==> flow/design.v <==
`timescale 1ns / 1ps
module BCD2SEVEN (
    input clk,
    input [3:0] Dig_one,
    input [3:0] Dig_two,
    input [3:0] Dig_three,
    input [3:0] Dig_four,
    output  [15:0] Seg_Out
    );
reg [6:0] Seg;
reg [7:0] Count = 0;
reg [4:0] Count_Latch = 5'b00000;
reg [4:0] temp;
always @(posedge clk) 
begin
    if (Count == 48)
    begin
        temp = 5'b10000;
        if (Dig_one == 0) 
        begin
            Seg = 7'b1110111;
        end
        else if (Dig_one == 1) 
        begin
            Seg = 7'b0100100;
        end
        else if (Dig_one == 2) 
        begin
            Seg = 7'b0011111;
        end
        else if (Dig_one == 3) 
        begin
            Seg = 7'b0111110;
        end
        else if (Dig_one == 4) 
        begin
            Seg = 7'b1101100;
        end
        else if (Dig_one == 5) 
        begin
            Seg = 7'b1111010;
        end
        else if (Dig_one == 6) 
        begin
            Seg = 7'b1111011;
        end
        else if (Dig_one == 7) 
        begin
            Seg = 7'b0110100;
        end
        else if (Dig_one == 8) 
        begin
            Seg = 7'b1111111;
        end
        else if (Dig_one == 9) 
        begin
            Seg = 7'b1111110;
        end
		  else if (Dig_one == 10) 
        begin
            Seg = 7'b1111101;
        end
		  else if (Dig_one == 11) 
        begin
            Seg = 7'b1101011;
        end
		  else if (Dig_one == 12) 
        begin
            Seg = 7'b1010011;
        end
		  else if (Dig_one == 13) 
        begin
            Seg = 7'b0101111;
        end
		  else if (Dig_one == 14) 
        begin
            Seg = 7'b1011011;
        end
		  else if (Dig_one == 15) 
        begin
            Seg = 7'b1011001;
        end
    end
    else if (Count == 32) 
    begin
    	temp = 5'b01000;
        if (Dig_two == 0) 
        begin
            Seg = 7'b1110111;
        end
        else if (Dig_two == 1) 
        begin
            Seg = 7'b0100100;
        end
        else if (Dig_two == 2) 
        begin
            Seg = 7'b0011111;
        end
        else if (Dig_two == 3) 
        begin
            Seg = 7'b0111110;
        end
        else if (Dig_two == 4) 
        begin
            Seg = 7'b1101100;
        end
        else if (Dig_two == 5) 
        begin
            Seg = 7'b1111010;
        end
        else if (Dig_two == 6) 
        begin
            Seg = 7'b1111011;
        end
        else if (Dig_two == 7) 
        begin
            Seg = 7'b0110100;
        end
        else if (Dig_two == 8) 
        begin
            Seg = 7'b1111111;
        end
        else if (Dig_two == 9) 
        begin
            Seg = 7'b1111110;
        end
		  else if (Dig_one == 10) 
        begin
            Seg = 7'b1111101;
        end
		  else if (Dig_one == 11) 
        begin
            Seg = 7'b1101011;
        end
		  else if (Dig_one == 12) 
        begin
            Seg = 7'b1010011;
        end
		  else if (Dig_one == 13) 
        begin
            Seg = 7'b0101111;
        end
		  else if (Dig_one == 14) 
        begin
            Seg = 7'b1011011;
        end
		  else if (Dig_one == 15) 
        begin
            Seg = 7'b1011001;
        end
    end
    else if (Count == 16) 
    begin
        temp = 5'b00010;
        if (Dig_three == 0) 
        begin
            Seg = 7'b1110111;
        end
        else if (Dig_three == 1) 
        begin
            Seg = 7'b0100100;
        end
        else if (Dig_three == 2) 
        begin
            Seg = 7'b0011111;
        end
        else if (Dig_three == 3) 
        begin
            Seg = 7'b0111110;
        end
        else if (Dig_three == 4) 
        begin
            Seg = 7'b1101100;
        end
        else if (Dig_three == 5) 
        begin
            Seg = 7'b1111010;
        end
        else if (Dig_three == 6) 
        begin
            Seg = 7'b1111011;
        end
        else if (Dig_three == 7) 
        begin
            Seg = 7'b0110100;
        end
        else if (Dig_three == 8) 
        begin
            Seg = 7'b1111111;
        end
        else if (Dig_three == 9) 
        begin
            Seg = 7'b1111110;
        end
		  else if (Dig_one == 10) 
        begin
            Seg = 7'b1111101;
        end
		  else if (Dig_one == 11) 
        begin
            Seg = 7'b1101011;
        end
		  else if (Dig_one == 12) 
        begin
            Seg = 7'b1010011;
        end
		  else if (Dig_one == 13) 
        begin
            Seg = 7'b0101111;
        end
		  else if (Dig_one == 14) 
        begin
            Seg = 7'b1011011;
        end
		  else if (Dig_one == 15) 
        begin
            Seg = 7'b1011001;
        end
    end
    else if (Count == 0) 
    begin
        temp = 5'b00001;
        if (Dig_four == 0) 
        begin
            Seg = 7'b1110111;
        end
        else if (Dig_four == 1) 
        begin
            Seg = 7'b0100100;
        end
        else if (Dig_four == 2) 
        begin
            Seg = 7'b0011111;
        end
        else if (Dig_four == 3) 
        begin
            Seg = 7'b0111110;
        end
        else if (Dig_four == 4) 
        begin
            Seg = 7'b1101100;
        end
        else if (Dig_four == 5) 
        begin
            Seg = 7'b1111010;
        end
        else if (Dig_four == 6) 
        begin
            Seg = 7'b1111011;
        end
        else if (Dig_four == 7) 
        begin
            Seg = 7'b0110100;
        end
        else if (Dig_four == 8) 
        begin
            Seg = 7'b1111111;
        end
        else if (Dig_four == 9) 
        begin
            Seg = 7'b1111110;
        end
		  else if (Dig_one == 10) 
        begin
            Seg = 7'b1111101;
        end
		  else if (Dig_one == 11) 
        begin
            Seg = 7'b1101011;
        end
		  else if (Dig_one == 12) 
        begin
            Seg = 7'b1010011;
        end
		  else if (Dig_one == 13) 
        begin
            Seg = 7'b0101111;
        end
		  else if (Dig_one == 14) 
        begin
            Seg = 7'b1011011;
        end
		  else if (Dig_one == 15) 
        begin
            Seg = 7'b1011001;
        end
    end
    Count = Count + 1;
    if (Count == 64)
    begin
        Count = 0;
    end
end
assign Seg_Out[0] = 0;
assign Seg_Out[8] = 0;
assign Seg_Out[9] = 0;
assign Seg_Out[15] = 0;
assign Seg_Out[7:1] = Seg;
assign Seg_Out[14:10] = temp;
endmodule
# From RTL to reports: BCD2SEVEN
# What the tools print for BCD2SEVEN, step after step.
# Lines are those of the file above, counted from 1.
# Library cell names are shortened.
# Not given: --
# setup
top_module,BCD2SEVEN
clock_port,clk
cell_library,sky130hd
pvt_corner,tt_025C_1v80

# Elaborated design
# Source: Yosys, flattened and elaborated, memories not mapped. Widths are those after wreduce. Registers that Yosys merges into a memory's read port (data or address) are not register bits. Print and check cells do not count. Equal cells are merged and count once.
# word_totals
latch_bits,0
clocked_rd_ports_x_width,0
n_memories,0
mem_bits_ro,0
ramBits,0
inputBits,17
reg_bits,19
# op_classes
n_mux,53
eq_ne,46
n_div,0
compare,0
n_addsub,1
bitwise,0
shift,0
reduce_logical,10
multipliers,0
# ops
operator,count
2-to-1 mux 7 bit,50
== test 4 x 3 -> 1 bit with constant B,16
== test 4 bit with constant B,14
== test 4 x 2 -> 1 bit with constant B,8
== test 4 x 1 -> 1 bit with constant B,4
logical NOT 4 bit,4
== test 8 x 6 -> 1 bit with constant B,2
2-to-1 mux 5 bit,3
adder 8 x 1 -> 8 bit with constant B,1
== test 8 x 5 -> 1 bit with constant B,1
== test 8 x 7 -> 1 bit with constant B,1
logical NOT 8 bit,1
nonzero test 4 bit,1
nonzero test 3 bit,1
OR reduction 3 bit,1
nonzero test 2 bit,1
OR reduction 2 bit,1

# Logic depth
# Longest topological path by Yosys (ltp), each cell counted once; first at word level (registers and memories cut), then after technology mapping (sequential cells cut; the memories' decode and read muxes count).
# depth
word_depth,21
abc_area,0
mapped_depth,8
ltp_nobuf,8

# Synthesis result
# Source: synth_stat.txt of the flow (Yosys; design flattened, memories mapped). It holds for the ABC_AREA given above (unset counts as 0); a run with the other value may have another netlist.
# Totals and module areas in this step are rounded.
# types
type,count
dfxtp_1,12
edfxtp_1,7
nor2_1,23
xnor2_1,9
buf_2,14
a21oi_1,13
nand3_1,13
nand2_1,15
nor3_1,11
o21ai_0,11
buf_4,6
o221ai_1,5
ha_1,3
nand2b_1,6
nor2b_1,6
o211ai_1,5
inv_1,8
maj3_1,3
# Not listed: further types 50, cells in them 88.
# mapped
n_buf,28
flip_flops,19
sequential_area_mm2,0.0004504
synth_area_mm2,0.001972
stdcells,258

# Worst setup path after synthesis
# OpenSTA on the mapped netlist: ideal clock, no wires. The path of least setup slack (recovery checks aside). Input and output delay are each 20% of the period. Register names are those of the netlist, which keeps one name where synthesis merged equal registers.
# synth_timing
kind,input to register
startpoint,input Dig_one[1]
endpoint,register Seg[1]
arrival_ps,1623
stages,6
delay_ps,1342
t_required_ps,2441
slack_ps,818
n_path_buf,1
launch_ps,540
tclk_ps,2700
period_less_setup_slack_ps,1882
# "delay_ps" is the arrival time less input delay plus setup time.
# "stages" counts driving pins, that of a launching flip-flop among them; a cell with two outputs on the path counts twice.
# "period_less_setup_slack_ps" = period - worst setup slack (recovery checks aside). The figure is calculated, with input and output delays left at 20% of the set period.
# The rows between start and end are the longest chain of elaborated cells between them; the timing report does not say that the signal goes this way. Where chains are equally long, one stands for them.
# A line is the first line of the expression or statement that the cell stems from. Yosys adds cells for indexed reads and writes and turns some case tables into memories.
# At most two assigning lines are given for a register; there are more.
# synth_between
path_cell_list,buf_2 -> o21a_4 -> o22ai_1 -> a22o_1 -> a2111oi_2 -> o31a_1
elab_chain_cells,21
# synth_lines
item,line,source
"start, declared",4,"input [3:0] Dig_one,"
== test 4 bit,283,else if (Dig_one == 15)
2-to-1 mux 7 bit,283,
2-to-1 mux 7 bit,279,else if (Dig_one == 14)
2-to-1 mux 7 bit,275,else if (Dig_one == 13)
2-to-1 mux 7 bit,271,else if (Dig_one == 12)
2-to-1 mux 7 bit,267,else if (Dig_one == 11)
2-to-1 mux 7 bit,263,else if (Dig_one == 10)
[7 not listed],--,
2-to-1 mux 7 bit,231,else if (Dig_four == 2)
2-to-1 mux 7 bit,227,else if (Dig_four == 1)
2-to-1 mux 7 bit,223,if (Dig_four == 0)
2-to-1 mux 7 bit,220,else if (Count == 0)
2-to-1 mux 7 bit,152,else if (Count == 16)
2-to-1 mux 7 bit,84,else if (Count == 32)
2-to-1 mux 7 bit,16,if (Count == 48)
"end, assigned",21,Seg = 7'b1110111;
"end, assigned",25,Seg = 7'b0100100;
"end, declared",10,reg [6:0] Seg;

# Timing after layout
# From the final timing report of flow run A: the path of least setup slack in the routed layout; clock arrival at registers is part of the times.
# The report prints the path's times to 10 ps; the period is as set.
# layout_timing
kind,input to register
startpoint,input Dig_one[2]
endpoint,register Seg[1]
tclk_ps,2350
launch_ps,470
stages,7
slack_ps,270
n_path_buf,2
arrival_ps,2170
t_required_ps,2440
# The rows between start and end are the longest chain of elaborated cells between them; the timing report does not say that the signal goes this way. Where chains are equally long, one stands for them.
# At most two assigning lines are given for a register; there are more.
# layout_between
path_cell_list,clkdlybuf4s50_1 -> buf_4 -> nand2b_1 -> o221a_2 -> a211oi_1 -> a211oi_1 -> o31a_1
elab_chain_cells,21
# layout_lines
item,line,source
"start, declared",4,"input [3:0] Dig_one,"
== test 4 bit,283,else if (Dig_one == 15)
2-to-1 mux 7 bit,283,
2-to-1 mux 7 bit,279,else if (Dig_one == 14)
2-to-1 mux 7 bit,275,else if (Dig_one == 13)
2-to-1 mux 7 bit,271,else if (Dig_one == 12)
2-to-1 mux 7 bit,267,else if (Dig_one == 11)
2-to-1 mux 7 bit,263,else if (Dig_one == 10)
[7 not listed],--,
2-to-1 mux 7 bit,231,else if (Dig_four == 2)
2-to-1 mux 7 bit,227,else if (Dig_four == 1)
2-to-1 mux 7 bit,223,if (Dig_four == 0)
2-to-1 mux 7 bit,220,else if (Count == 0)
2-to-1 mux 7 bit,152,else if (Count == 16)
2-to-1 mux 7 bit,84,else if (Count == 32)
2-to-1 mux 7 bit,16,if (Count == 48)
"end, assigned",21,Seg = 7'b1110111;
"end, assigned",25,Seg = 7'b0100100;
"end, declared",10,reg [6:0] Seg;

# Flow measurements of BCD2SEVEN on sky130hd: 2 stored runs with different settings, listed in no order. Input and output delays are each 20% of the period that was set; the output load is 0.01 pF.
# "achievedPeriod_ps" means the clock period less the worst setup slack. The figure is calculated, with input and output delays left at 20% of the set period.
# By "worst_path_allowed_less_slack_ps" is meant the share of the clock period that the worst setup path is allowed (20% is reserved at inputs, 20% at outputs), minus its slack. Clock arrival times at its registers enter into it.
# "fin_power_w": no workload was simulated; the value follows from the tool's default switching activity.
# "worst_path_allowed_less_slack_ps" is given in steps of 10 ps.
# Measured values are rounded.
# Among the settings, - means not set for that run.
# Results: - = not shown.
setting or result,flow run A,flow run B
period_ns,2.35,1.33
CORE_UTILIZATION,55,32
SETUP_SLACK_MARGIN,-0.05,0.34
CORE_MARGIN,8,2
TNS_END_PERCENT,90,-
ABC_AREA,0,1
CTS_CLUSTER_SIZE,60,42
MIN_ROUTING_LAYER,met1,met2
MAX_ROUTING_LAYER,met4,-
CAP_MARGIN,20,5
SLEW_MARGIN,20,20
PLACE_DENSITY,-,0.83
HOLD_SLACK_MARGIN,-,0.19
CELL_PAD_IN_SITES_DETAIL_PLACEMENT,-,2
GPL_TIMING_DRIVEN,-,0
CTS_CLUSTER_DIAMETER,-,259
yosys.chip_area_mm2,0.001972,-
total_die_area_mm2,0.005757,-
finalCellArea_mm2,0.002422,-
post_route_util_pct,71.5,-
worst_setup_slack_ps,272,-
tns_ps,0,-
timing.hold.ws_ps,456,-
fin_power_w,0.0007747,-
achievedPeriod_ps,2078,-
worst_path_allowed_less_slack_ps,1610,-
critical_path_kind,input to register,-
# Flow run B: no final report: routing broke off with DPL-0033
