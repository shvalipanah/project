==> flow/design.v <==
`timescale 1ns / 1ps
module sevenSegDriver(
    input clk,
    input [7:0] input_data,
    output reg latch,
    output reg out_data
    );
reg [3:0] tousend;
reg [3:0] hundred;
reg [3:0] ten;
reg [3:0] one;
reg [15:0] Thousands;
reg [15:0] Hundreds;
reg [15:0] Tens;
reg [15:0] Ones;
reg [15:0] temp_in;
reg [5:0] counter;
 initial 
	counter = 0;
always @(input_data)
	begin
	one = input_data[3:0];
	ten = input_data[7:4];
end
always@(posedge clk)
	begin
		case(ten)
		   4'b0000: Tens = 16'b100000011101110;  
			4'b0001: Tens = 16'b100000001001000;  
			4'b0010: Tens = 16'b100000000111110;  
			4'b0011: Tens = 16'b100000001111100;  
			4'b0100:	Tens = 16'b100000011011000;  
			4'b0101: Tens = 16'b100000011110100;  
			4'b0110: Tens = 16'b100000011110110;  
			4'b0111: Tens = 16'b100000001101000;  
			4'b1000: Tens = 16'b100000011111110;  
			4'b1001: Tens = 16'b100000011111100;  
			4'b1010: Tens = 16'b100000011111010;  
			4'b1011: Tens = 16'b100000011010110;  
			4'b1100: Tens = 16'b100000010100110;  
			4'b1101: Tens = 16'b100000001011110;  
			4'b1110: Tens = 16'b100000010110110;  
			4'b1111: Tens = 16'b100000010110010;  
		endcase
		case(one)
		   4'b0000: Ones = 16'b010000011101110;  
			4'b0001: Ones = 16'b010000001001000;  
			4'b0010: Ones = 16'b010000000111110;  
			4'b0011: Ones = 16'b010000001111100;  
			4'b0100:	Ones = 16'b010000011011000;  
			4'b0101: Ones = 16'b010000011110100;  
			4'b0110: Ones = 16'b010000011110110;  
			4'b0111: Ones = 16'b010000001101000;  
			4'b1000: Ones = 16'b010000011111110;  
			4'b1001: Ones = 16'b010000011111100;  
			4'b1010: Ones = 16'b010000011111010;  
			4'b1011: Ones = 16'b010000011010110;  
			4'b1100: Ones = 16'b010000010100110;  
			4'b1101: Ones = 16'b010000001011110;  
			4'b1110: Ones = 16'b010000010110110;  
			4'b1111: Ones = 16'b010000010110010;  
		endcase
			 if ( counter < 15 && counter >= 0)   
			   begin
				   latch = 1;
					out_data = Ones[0];
					Ones = Ones >> 1'b1;
					counter = counter + 1;
			   end
			if( counter == 15)  
						   begin
								out_data = Ones[0];
								Ones = Ones >> 1'b1;
								counter = counter + 1;
								latch = 0;
							end	
			if( counter < 31 && counter >= 16)
					begin
					   latch = 1;
						out_data = Tens[0];
						Tens = Tens >> 1'b1;
						counter = counter + 1;
					end
			if( counter == 31)  
						   begin
								out_data = Tens[0];
								Tens = Tens >> 1'b1;
								counter = counter + 1;
								latch = 0;
								counter = 0;
							end	
	end	
endmodule
# Step by step through the tools: sevenSegDriver
# What the tools print for sevenSegDriver, step after step.
# Lines are those of the file above, counted from 1.
# Cell names lack the library's common part.
# The mark -- stands for no value.
[inputs]
design = "sevenSegDriver"
clk_port = "clk"
lib = "sky130hd"
pvt_corner = "tt_025C_1v80"

# After elaboration
# Yosys after proc, flatten, opt, wreduce and memory -nomap, before mapping. Memory bits, and registers merged into a memory's read port (data or address), are not among the register bits. Print and check cells are not counted. Equal cells are merged and count once.
# Yosys's memory passes give these memory sizes; they may raise the number of words (mostly to a power of two), join words into wider ones and drop unused or constant bits.
[op_classes]
n_addsub = 3
reduce_and_logical = 4
eq_ne = 2
muxes = 12
cmp = 4
[ops]
columns = ["cell", "n"]
rows = [
  ["adder 6 x 1 -> 6 bit with constant B", 3],
  ["two-way mux 6 bit", 3],
  ["two-way mux 1 bit", 9],
  [">= comparator 6 x 1 -> 1 bit with constant B", 1],
  ["less-than comparator 6 x 4 -> 1 bit with constant B", 1],
  ["equality test 6 x 4 -> 1 bit with constant B", 1],
  [">= comparator 6 x 5 -> 1 bit with constant B", 1],
  ["less-than comparator 6 x 5 -> 1 bit with constant B", 1],
  ["equality test 6 x 5 -> 1 bit with constant B", 1],
  ["nonzero test 4 bit", 1],
  ["nonzero test 3 bit", 1],
  ["logical AND 1 bit", 2],
]
[word_totals]
mem_count = 2
out_inout_bits = 2
input_bits = 9
romBits = 224
elab_cells = 30
reg_bits = 8
[mem_list]
columns = ["name", "size", "width", "read_ports", "wr", "line_no", "text"]
rows = [
  ["(no name shown)", 16, 7, 1, 0, 27, "case(ten)"],
  ["(no name shown)", 16, 7, 1, 0, 45, "case(one)"],
]

# Logic depth
# Depth = most cells in a row (Yosys ltp): at word level without a register or memory, in the mapped netlist without a sequential cell, where the memories' decode and read muxes count.
[depth]
word_depth = 10
abc_area = 0
mapped_depth = 16

# Synthesis result
# The flow's flattened synthesis, as Yosys stat reports it; memories are mapped. The netlist is that of the ABC_AREA named above (0 if unset); the other value can give another one.
# Totals and module areas in this step are rounded.
[types]
columns = ["cell_type", "n", "type_area_um2"]
rows = [
  ["dfxtp_1", 7, 140.134],
  ["buf_6", 4, 45.043],
  ["ha_1", 3, 37.536],
  ["a31oi_1", 5, 31.28],
  ["edfxtp_1", 1, 30.029],
  ["o21ai_0", 6, 30.029],
  ["a311oi_4", 1, 26.275],
  ["nand2_1", 7, 26.275],
  ["o211ai_2", 2, 25.024],
  ["mux2_2", 2, 22.522],
  ["a21oi_1", 4, 20.019],
  ["mux2i_1", 2, 20.019],
  ["nand4_1", 3, 18.768],
  ["nor2b_1", 3, 18.768],
  ["a211o_1", 2, 17.517],
  ["a32oi_1", 2, 17.517],
  ["xor2_1", 2, 17.517],
  ["a21oi_4", 1, 16.266],
]
# Not listed: further types 36, cells in them 42.
[synth_totals]
ffs = 8
cells = 99
seq_area_um2 = 170.2
area_um2 = 888.4
buffers = 6

# Timing after synthesis
# Path of least setup slack by OpenSTA after synthesis, without wires, with an ideal clock, recovery checks aside; 20% of the period is set as input and as output delay. Where synthesis merged equal registers, the netlist keeps one of their names.
[synth_timing]
path_kind = "flip-flop to flip-flop"
startpoint = "reg counter[0]"
endpoint = "reg latch"
tclk_ns = 4.42
stages = 16
n_path_buf = 2
t_first_pin_ns = 0.000
path_slack_ns = 0.712
setup_time_ns = 0.122
path_delay_ns = 3.708
arrival_time_ns = 3.586
period_less_setup_slack_ns = 3.708
# "path_delay_ns" is the arrival time less input delay plus setup time.
# "stages": output pins that drive a net of the path, with the launching flip-flop's if there is one; two outputs of one cell count as two.
# "period_less_setup_slack_ns" = period - worst setup slack (recovery checks aside). The figure is calculated, with input and output delays left at 20% of the set period.
# Between the ends stands the longest chain of elaborated cells between them, by number of cells; it is not shown to be the way that was timed. Of several equally long chains one is given.
# A line is the first line of the expression or statement that the cell stems from. Yosys adds cells for indexed reads and writes and turns some case tables into memories.
# At most two assigning lines are given for a register; there are more.
[synth_between]
cell_sequence = "dfxtp_1 -> ha_1 -> buf_6 -> a311oi_4 -> mux2_2 -> ha_1 -> buf_2 -> o21ai_1 -> o21ai_2 -> xor2_1 -> ha_1 -> inv_1 -> a211o_1 -> o21ai_4 -> mux2_4 -> o32a_1"
elab_chain_len = 9
cells_between = 18
cone_lines = 7
cone_classes = "add/sub (3); compare (4); eq/ne (2); mux (6); reduce/logical (3)"
[synth_lines]
columns = ["element", "line_no", "text"]
rows = [
  ["start, declared", 17, "reg [5:0] counter;"],
  ["start, assigned", 68, "counter = counter + 1;"],
  ["start, assigned", 74, "counter = counter + 1;"],
  ["less-than comparator 6 x 4 -> 1 bit", 63, "if ( counter < 15 && counter >= 0)"],
  ["logical AND 1 bit", 63, ""],
  ["two-way mux 6 bit", 63, ""],
  ["adder 6 x 1 -> 6 bit", 74, ""],
  ["two-way mux 6 bit", 70, "if( counter == 15)"],
  ["less-than comparator 6 x 5 -> 1 bit", 77, "if( counter < 31 && counter >= 16)"],
  ["logical AND 1 bit", 77, ""],
  ["two-way mux 6 bit", 77, ""],
  ["equality test 6 x 5 -> 1 bit", 84, "if( counter == 31)"],
  ["end, assigned", 79, "latch = 1;"],
  ["end, assigned", 89, "latch = 0;"],
  ["end, declared", 5, "output reg latch,"],
]

# Worst path after layout
# From the final timing report of run 1: the path of least setup slack in the routed layout; clock arrival at registers is part of the times.
[layout_timing]
path_kind = "flip-flop to flip-flop"
startpoint = "reg counter[0]"
endpoint = "reg latch"
arrival_time_ns = 3.43
t_first_pin_ns = 0.23
tclk_ns = 3.68
setup_time_ns = 0.12
stages = 15
n_path_buf = 1
path_slack_ns = 0.36
# Between the ends stands the longest chain of elaborated cells between them, by number of cells; it is not shown to be the way that was timed. Of several equally long chains one is given.
# At most two assigning lines are given for a register; there are more.
[layout_between]
cell_sequence = "dfxtp_4 -> ha_4 -> a311oi_4 -> buf_6 -> mux2_4 -> ha_4 -> nand4_1 -> o21ai_4 -> xor2_2 -> ha_4 -> inv_4 -> a211o_1 -> o21ai_4 -> mux2_4 -> o32a_1"
elab_chain_len = 9
cells_between = 18
cone_lines = 7
cone_classes = "add/sub (3); compare (4); eq/ne (2); mux (6); reduce/logical (3)"
[layout_lines]
columns = ["element", "line_no", "text"]
rows = [
  ["start, declared", 17, "reg [5:0] counter;"],
  ["start, assigned", 68, "counter = counter + 1;"],
  ["start, assigned", 74, "counter = counter + 1;"],
  ["less-than comparator 6 x 4 -> 1 bit", 63, "if ( counter < 15 && counter >= 0)"],
  ["logical AND 1 bit", 63, ""],
  ["two-way mux 6 bit", 63, ""],
  ["adder 6 x 1 -> 6 bit", 74, ""],
  ["two-way mux 6 bit", 70, "if( counter == 15)"],
  ["less-than comparator 6 x 5 -> 1 bit", 77, "if( counter < 31 && counter >= 16)"],
  ["logical AND 1 bit", 77, ""],
  ["two-way mux 6 bit", 77, ""],
  ["equality test 6 x 5 -> 1 bit", 84, "if( counter == 31)"],
  ["end, assigned", 79, "latch = 1;"],
  ["end, assigned", 89, "latch = 0;"],
  ["end, declared", 5, "output reg latch,"],
]

# Measured data: module sevenSegDriver, platform sky130hd, 2 stored runs of the flow under differing settings, order arbitrary. Input and output delays are each 20% of the period that was set; the output load is 0.01 pF.
# "period_reached_ns" means the clock period less the worst setup slack. The figure is calculated, with input and output delays left at 20% of the set period.
# "worst_setup_path_time_ns" is the time allowed to the run's worst setup path (the clock period less input and output delay, where it has them) less its slack. Clock arrival times count: a late capture clock shortens it, a late launch clock lengthens it.
# "power_total_mw" rests on the timing tool's default activity at the inputs, not on a simulated workload.
# Values from the reports are rounded here.

[[run]]
name = "run 1"
[run.settings]
period_ns = 3.68
CORE_UTILIZATION = 25
SETUP_SLACK_MARGIN = 0.6
PLACE_DENSITY = 0.36
CORE_ASPECT_RATIO = 0.72
CORE_MARGIN = 8
CELL_PAD_IN_SITES_GLOBAL_PLACEMENT = 2
CELL_PAD_IN_SITES_DETAIL_PLACEMENT = 1
TNS_END_PERCENT = 55
GPL_TIMING_DRIVEN = 1
GPL_ROUTABILITY_DRIVEN = 1
CTS_CLUSTER_SIZE = 19
SLEW_MARGIN = 35
MIN_ROUTING_LAYER = "met2"
CAP_MARGIN = 20
[run.results]
power_total_mw = 0.2079
worst_setup_path_time_ns = 3.32
timing.worst_path_kind = "flip-flop to flip-flop"
timing.setup.ws_ns = 0.357
post_route_stdcell_area_um2 = 1344
period_reached_ns = 3.323
tns_setup_ns = 0.000
utilization_pct = 39.3
die_area_um2 = 5743
timing.hold.ws_ns = 0.489
synthArea_um2 = 888.4

[[run]]
name = "run 2"
[run.settings]
period_ns = 5.95
CORE_UTILIZATION = 28
SETUP_SLACK_MARGIN = 0.63
PLACE_DENSITY_LB_ADDON = 0.17
CORE_ASPECT_RATIO = 0.54
CORE_MARGIN = 7
CELL_PAD_IN_SITES_GLOBAL_PLACEMENT = 1
TNS_END_PERCENT = 40
ABC_AREA = 1
CTS_CLUSTER_SIZE = 98
CTS_CLUSTER_DIAMETER = 122
SLEW_MARGIN = 20
MIN_ROUTING_LAYER = "met1"
MAX_ROUTING_LAYER = "met5"
CAP_MARGIN = 20
[run.results]
post_route_stdcell_area_um2 = 959.7
period_reached_ns = 3.433
timing.setup.ws_ns = 2.517
synthArea_um2 = 812.0
timing.hold.ws_ns = 0.538
worst_setup_path_time_ns = 3.43
timing.worst_path_kind = "flip-flop to flip-flop"
die_area_um2 = 4676
utilization_pct = 34.7
power_total_mw = 0.1254
tns_setup_ns = 0.000
